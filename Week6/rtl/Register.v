==> flow/design.v <==
module Register (
    input wire [15:0] d_in,
    input wire clk,
    input wire rst,
    input wire enable,
    input wire [15:0] debug_init,     
    input wire debug_load,            
    output reg [15:0] d_out
);
always @(posedge clk or posedge rst) begin
    if (rst) begin
        d_out <= 16'b0;
    end else if (debug_load) begin
        d_out <= debug_init;
    end else if (enable) begin
        d_out <= d_in;
    end
end
endmodule
## Reports on Register

The steps from the RTL of Register to its reports follow in flow order.
Line numbers count from 1 in the design file above.
Operators carry their Yosys type and port widths (W data, S select, Z words).
Cell names lack the library's common part.
A cell with n/a has no value.

- Top module: Register
- Clock: clk
- Standard-cell library: sky130hd
- Timing corner: tt_025C_1v80

## Word level

Counts by Yosys on the flattened word-level netlist (proc, flatten, opt, wreduce; memories kept). Register bits leave out memories and registers merged into their read ports (data or address). Print and check cells are left out. Cells with the same type and inputs are merged into one.

- Bits in registers: 16
- Input bits: 36

- Mux-type cells: 2
- Reduce/logical cells: 1

Operators with widths:

| operator | number |
|---|---|
| $mux W16 | 2 |
| $reduce_bool A2 Y1 | 1 |

## Logic depth

Depth = most cells in a row (Yosys ltp): at word level without a register or memory, in the mapped netlist without a sequential cell, where the memories' decode and read muxes count.

- Depth after elaboration: 2
- ABC_AREA: 0
- Mapped depth: 4

## Synthesis result

Source: synth_stat.txt of the flow (Yosys; design flattened, memories mapped). It holds for the ABC_AREA given above (unset counts as 0); a run with the other value may have another netlist.

- Mapped cells: 70
- Chip area (Yosys): 748.2 um^2
- Flip-flop cells: 16
- Buffers: 5

Cells by type:

| type | number | area in all (um^2) |
|---|---|---|
| dfrtp_1 | 16 | 400.384 |
| mux2i_1 | 16 | 160.154 |
| nand2_1 | 16 | 60.058 |
| o21ai_1 | 10 | 50.048 |
| o21ai_0 | 6 | 30.029 |
| buf_12 | 1 | 20.019 |
| buf_6 | 1 | 11.261 |
| clkbuf_1 | 2 | 7.507 |
| buf_2 | 1 | 5.005 |
| inv_1 | 1 | 3.754 |

## Path before layout

Path of least setup slack by OpenSTA after synthesis, without wires, with an ideal clock, recovery checks aside; 20% of the period is set as input and as output delay. Where synthesis merged equal registers, the netlist keeps one of their names.

- Path type: input -> register
- Start: input enable
- End: register d_out[10]
- Period: 0.78 ns
- Library setup time: 0.131 ns
- Launch time at the first pin: 0.156 ns
- Arrival: 0.642 ns
- Required time: 0.649 ns
- Slack: 0.007 ns
- Delay of the path: 0.617 ns
- Stages: 4
- Buffers on the path: 2
- Synthesis period reached: 0.773 ns

"delay of the path" is the arrival time less input delay plus setup time.
"stages": output pins that drive a net of the path, with the launching flip-flop's if there is one; two outputs of one cell count as two.
"synthesis period reached" = period - worst setup slack (recovery checks aside). The figure is calculated, with input and output delays left at 20% of the set period.
The rows between start and end are the longest chain of elaborated cells between them; the timing report does not say that the signal goes this way. Where chains are equally long, one stands for them.
A line is the first line of the expression or statement that the cell stems from. Yosys adds cells for indexed reads and writes and turns some case tables into memories.
At most two assigning lines are given for a register; there are more.

- Cell sequence: buf_6 > buf_12 > mux2i_1 > o21ai_1
- Length of the longest elaborated chain: 2

Ends and longest elaborated chain, after synthesis:

| element | RTL line | source |
|---|---|---|
| start: declaration | 5 | `input wire enable,` |
| $mux W16 | 15 | `end else if (enable) begin` |
| $mux W16 | 13 | `end else if (debug_load) begin` |
| end: assignment | 14 | `d_out <= debug_init;` |
| end: assignment | 16 | `d_out <= d_in;` |
| end: declaration | 8 | `output reg [15:0] d_out` |

## Timing after layout

From the final timing report of entry B: the path of least setup slack in the routed layout; clock arrival at registers is part of the times.

- Path type: register -> output
- Start: register d_out[14]
- End: output d_out[14]
- Period: 1.51 ns
- External output delay: 0.30 ns
- Launch time at the first pin: 0.28 ns
- Arrival: 1.17 ns
- Required time: 1.21 ns
- Slack: 0.04 ns
- Stages: 2
- Buffers on the path: 1

At most two assigning lines are given for a register; there are more.

- Cell sequence: dfrtp_1 > clkdlybuf4s50_1
- Length of the longest elaborated chain: 0

Ends and longest elaborated chain, post-layout:

| element | RTL line | source |
|---|---|---|
| start: declaration | 8 | `output reg [15:0] d_out` |
| start: assignment | 14 | `d_out <= debug_init;` |
| start: assignment | 16 | `d_out <= d_in;` |
| end: declaration | 8 |  |

==> runs of Register <==
Stored flow runs of Register (2 of them; Yosys, OpenROAD, sky130hd). They differ in their settings and are not a sequence. Constraints: input delay and output delay 20% of the set period each, output load 0.01 pF.
"overall power" is the tool's figure for a default switching activity; nothing was simulated.

### Entry A

Settings: `period_ns=0.736`, `CORE_UTILIZATION=49`, `SETUP_SLACK_MARGIN=0.04`, `PLACE_DENSITY_LB_ADDON=0.08`, `CORE_ASPECT_RATIO=1.92`, `CORE_MARGIN=5`, `CELL_PAD_IN_SITES_DETAIL_PLACEMENT=0`, `TNS_END_PERCENT=75`, `GPL_ROUTABILITY_DRIVEN=0`, `CTS_CLUSTER_DIAMETER=377`, `CAP_MARGIN=30`, `MIN_ROUTING_LAYER=met2`, `SLEW_MARGIN=20`

Unfinished; error PDN-0185 in floorplanning.

### Entry B

Settings: `period_ns=1.51`, `CAP_MARGIN=20`, `CORE_MARGIN=2`, `CORE_UTILIZATION=40`, `SLEW_MARGIN=20`

- Smallest setup slack: 0.043 ns
- Overall die area: 2232.6 um^2
- Summed negative setup slack: 0.000 ns
- Overall power: 1049 µW
- Area of the synthesized netlist: 748.2 um^2
- Std-cell area (final layout): 1361.3 um^2
